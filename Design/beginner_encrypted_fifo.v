==> flow/design.v <==
`timescale 1ns/1ps
module beginner_encrypted_fifo (
    input              clk,
    input              rst_n,            
    input      [127:0] secret_key,
    input      [127:0] plain_data_in,
    input              wr_en,
    output             full_o,           
    input              rd_en,
    output     [127:0] plain_data_out,
    output             empty_o           
);
    wire [127:0] encrypted_data;   
    wire [127:0] stored_data;      
    simple_encrypt u_encrypt (
        .plain_data     (plain_data_in),
        .key            (secret_key),
        .encrypted_data (encrypted_data)
    );
    simple_fifo_128 u_fifo (
        .clk      (clk),
        .rst_n    (rst_n),
        .data_in  (encrypted_data),
        .wr_en    (wr_en),           
        .rd_en    (rd_en),           
        .data_out (stored_data),
        .full_o   (full_o),
        .emty_o   (empty_o)
    );
    simple_decrypt u_decrypt (
        .encrypted_data (stored_data),
        .key            (secret_key),
        .plain_data     (plain_data_out)
    );
endmodule
module simple_decrypt(
    input [127:0] encrypted_data,  
    input [127:0] key,            
    output [127:0] plain_data     
);
assign plain_data = encrypted_data ^ key;
endmodule
module simple_encrypt(
    input [127:0] plain_data,      
    input [127:0] key,            
    output [127:0] encrypted_data  
);
assign encrypted_data = plain_data ^ key;
endmodule
`timescale 1ns / 1ps
module simple_fifo_128(
    input              clk,
    input              rst_n,            
    input      [127:0]   data_in,
    input              wr_en,
    input              rd_en,
    output             full_o,
    output             emty_o,
    output reg [127:0]   data_out
);
    parameter DEPTH = 8;                 
    reg [127:0] mem [0:DEPTH-1];           
    reg [2:0] wr_ptr;                    
    reg [2:0] rd_ptr;                    
    reg [3:0] count;                     
    assign full_o = (count == DEPTH);
    assign emty_o = (count == 0);
    always @(posedge clk or negedge rst_n) begin
        if (!rst_n) begin
            wr_ptr <= 3'd0;
        end else if (wr_en && !full_o) begin
            mem[wr_ptr] <= data_in;
            wr_ptr      <= wr_ptr + 3'd1;
        end
    end
    always @(posedge clk or negedge rst_n) begin
        if (!rst_n) begin
            rd_ptr   <= 3'd0;
            data_out <= 8'd0;
        end else if (rd_en && !emty_o) begin
            data_out <= mem[rd_ptr];
            rd_ptr   <= rd_ptr + 3'd1;
        end
    end
    always @(posedge clk or negedge rst_n) begin
        if (!rst_n) begin
            count <= 4'd0;
        end else begin
            case ({wr_en && !full_o, rd_en && !emty_o})
                2'b10: count <= count + 4'd1;    
                2'b01: count <= count - 4'd1;    
                default: count <= count;         
            endcase
        end
    end
endmodule
From RTL to reports: beginner_encrypted_fifo

The steps from the RTL of beginner_encrypted_fifo to its reports follow in flow order.
Lines are those of the file above, counted from 1.
Library cell names are shortened.
The mark - stands for no value.

Design top: beginner_encrypted_fifo
Clock input: clk
Standard-cell library: sky130hd
Library corner: tt_025C_1v80

Elaborated design

Counts by Yosys on the flattened word-level netlist (proc, flatten, opt, wreduce). Print and check cells are left out. Cells with the same type and inputs are merged into one.

Flip-flop bits (word level): 1162
Input bits: 260
Output and inout port bits: 130
Elaborated cells: 53

Add/subtract/negate cells: 4
Equality and inequality tests: 17
Mux-type cells: 2
Bitwise logic cells: 2
Reduce/logical cells: 16

Operators with widths:

| kind                                                        | number |
| 128-bit parallel mux with 8-bit select                      | 1 |
| 128-bit XOR                                                 | 2 |
| 3-bit == test with constant B                               | 8 |
| 3-bit AND reduction                                         | 8 |
| 3-bit by 2-bit == test with 1-bit output with constant B    | 4 |
| 4-bit parallel mux with 2-bit select                        | 1 |
| 3-bit by 1-bit adder with 3-bit output with constant B      | 2 |
| 3-bit by 1-bit == test with 1-bit output with constant B    | 2 |
| 3-bit logical NOT                                           | 2 |
| 4-bit by 1-bit adder with 4-bit output with constant B      | 1 |
| 4-bit by 1-bit subtractor with 4-bit output with constant B | 1 |
| 4-bit == test with constant B                               | 1 |
| 4-bit logical NOT                                           | 1 |
| 1-bit logical AND                                           | 2 |
| 1-bit logical NOT                                           | 2 |
| 2-bit by 1-bit == test with 1-bit output with constant B    | 1 |
| 2-bit == test with constant B                               | 1 |
| 2-bit nonzero test                                          | 1 |

Logic depth

Longest topological path by Yosys (ltp), each cell counted once; first at word level (registers and memories cut), then after technology mapping (sequential cells cut; the memories' decode and read muxes count).

Word-level depth: 5
ABC_AREA: 0
Mapped depth: 12
Mapped depth without buffers: 9

Netlist

Source: synth_stat.txt of the flow (Yosys; design flattened, memories mapped). It holds for the ABC_AREA given above (unset counts as 0); a run with the other value may have another netlist.

Cell types:

| cell     | number | total area (um^2) |
| edfxtp_1 | 1024   | 3.07E+04 |
| dfrtp_1  | 138    | 3.45E+03 |
| xor2_1   | 257    | 2.25E+03 |
| mux2_2   | 90     | 1.01E+03 |
| o21ai_0  | 187    | 935.898 |
| a22oi_1  | 112    | 840.806 |
| a222oi_1 | 80     | 800.768 |
| a22o_1   | 85     | 744.464 |
| nand2_1  | 137    | 514.243 |
| a221o_1  | 48     | 480.461 |
| o21ai_1  | 77     | 385.37 |
| a221oi_1 | 43     | 376.611 |
| clkbuf_1 | 93     | 349.085 |
| nor3b_1  | 44     | 330.317 |
| buf_2    | 60     | 300.288 |
| and3_1   | 45     | 281.52 |
| a21oi_1  | 44     | 220.211 |
| ha_1     | 15     | 187.68 |

Other cell types: 22; their cells: 146.

Standard cells after synthesis: 2725
Mapped area: 0.0451671 mm^2
Sequential part of the area: 0.0342028 mm^2
Mapped flip-flops: 1162
Buffer cells: 174

The figures by module come from a second, unflattened synthesis with its own total; it is not the netlist above.

Cells (unflattened synthesis): 2711
Area (unflattened synthesis): 0.0449881 mm^2

Rows give one instance, submodules left out.

By module:

| module                  | times used | cells | area (mm^2) | seq. area (mm^2) |
| simple_fifo_128         | 1          | 2455  | 0.042746    | 0.0342028 |
| simple_decrypt          | 1          | 128   | 0.0011211   | 0 |
| simple_encrypt          | 1          | 128   | 0.0011211   | 0 |
| beginner_encrypted_fifo | 1          | 0     | 0           | 0 |

Worst setup path after synthesis

Source: OpenSTA report_checks on the synthesized netlist (no wires, ideal clock, input and output delay 20% of the period each), path of least setup slack; recovery checks are left aside. Register names are those of the netlist, which keeps one name where synthesis merged equal registers.

Path kind: input to register
From: input wr_en
To: register u_fifo.mem[4][0]
Clock period: 5.2 ns
External input delay: 1.040 ns
Setup time: 0.503 ns
Launch time at the first pin: 1.040 ns
Arrival: 4.615 ns
Data required time: 4.697 ns
Path slack: 0.082 ns
Delay of the path: 4.078 ns
Driving pins on the path: 3
Buffers on the path: 0
Synthesis period reached: 5.118 ns

"delay of the path" = arrival - input delay + setup time.
"driving pins on the path" counts driving pins, that of a launching flip-flop among them; a cell with two outputs on the path counts twice.
"synthesis period reached" = period - worst setup slack (recovery checks aside). The figure is calculated, with input and output delays left at 20% of the set period.
Between the ends stands the longest chain of elaborated cells between them, by number of cells; it is not shown to be the way that was timed. Of several equally long chains one is given.
Each line given opens the expression or statement behind the cell; cells for indexed reads and writes are added by Yosys, which also makes memories of some case tables.

Cells stage by stage: a21boi_1 and2_1 and3_1
Cells in the longest elaborated chain: 2
Elaborated cells between the ends (all ways): 2
Those cells by class: reduce/logical: 2

Ends and longest elaborated chain, post-synthesis:

| item                | RTL line | RTL |
| from (decl)         | 7        | `input              wr_en,` |
| 1-bit logical AND   | 71       | `end else if (wr_en && !full_o) begin` |
| 3-bit AND reduction | -        |  |
| to (assign)         | 72       | `mem[wr_ptr] <= data_in;` |
| to (decl)           | 62       | `reg [127:0] mem [0:DEPTH-1];` |

Timing after layout

From the final timing report of run 1: the path of least setup slack in the routed layout; clock arrival at registers is part of the times.

Path kind: input to output
From: input secret_key[39]
To: output plain_data_out[39]
Clock period: 4.06 ns
External input delay: 0.81 ns
External output delay: 0.81 ns
Launch time at the first pin: 0.81 ns
Arrival: 2.42 ns
Data required time: 3.25 ns
Path slack: 0.82 ns
Driving pins on the path: 4
Buffers on the path: 3

Between the ends stands the longest chain of elaborated cells between them, by number of cells; it is not shown to be the way that was timed. Of several equally long chains one is given.

Cells stage by stage: clkdlybuf4s50_1 xor2_1 buf_4 clkdlybuf4s50_1
Cells in the longest elaborated chain: 1
Elaborated cells between the ends (all ways): 1
RTL lines with such cells: 1
Those cells by class: logic: 1

Ends and longest elaborated chain, after layout:

| item        | RTL line | RTL |
| from (decl) | 5        | `input      [127:0] secret_key,` |
| 128-bit XOR | 41       | `assign plain_data = encrypted_data ^ key;` |
| to (decl)   | 10       | `output     [127:0] plain_data_out,` |

Design beginner_encrypted_fifo on sky130hd. What follows are 2 stored runs of the flow, each under its own settings; their order means nothing. The constraints put input and output delay at 20% of the set period each and load the outputs with 0.01 pF.
"clock period achieved" = clock period - worst setup slack. The figure is calculated, with input and output delays left at 20% of the set period.
By "time used up by the worst setup path" is meant the share of the clock period that the worst setup path is allowed (20% is reserved at inputs, 20% at outputs), minus its slack. Clock arrival times at its registers enter into it.
"overall power" is the tool's figure for a default switching activity; nothing was simulated.
Among the settings, - means not set for that run.

| item                                      | run 1           | run 2                |
| period_ns                                 | 4.06            | 3.55                 |
| CORE_UTILIZATION                          | 18              | 51                   |
| SETUP_SLACK_MARGIN                        | 0.68            | -0.25                |
| PLACE_DENSITY_LB_ADDON                    | 0.18            | -                    |
| HOLD_SLACK_MARGIN                         | 0.17            | -                    |
| CORE_ASPECT_RATIO                         | 1.3             | -                    |
| CELL_PAD_IN_SITES_GLOBAL_PLACEMENT        | 3               | -                    |
| TNS_END_PERCENT                           | 50              | 100                  |
| CTS_CLUSTER_SIZE                          | 18              | -                    |
| CTS_CLUSTER_DIAMETER                      | 354             | 171                  |
| MAX_ROUTING_LAYER                         | met5            | -                    |
| CAP_MARGIN                                | 20              | 20                   |
| CORE_MARGIN                               | 2               | 5                    |
| SLEW_MARGIN                               | 20              | 20                   |
| PLACE_DENSITY                             | -               | 0.89                 |
| netlist area reported by Yosys (mm^2)     | 0.0451671       | 0.0451671            |
| area of the die (mm^2)                    | 0.254985        | 0.0946147            |
| standard-cell area after layout (mm^2)    | 0.0559274       | 0.0541632            |
| post-layout utilization (%)               | 22.4            | 61.5                 |
| setup slack of the critical path (ns)     | 0.823           | 0.160                |
| total negative setup slack (ns)           | 0.000           | 0.000                |
| overall power (mW)                        | 36.724          | 43.384               |
| clock period achieved (ns)                | 3.237           | 3.390                |
| time used up by the worst setup path (ns) | 1.61            | 3.39                 |
| critical path type                        | input to output | register to register |
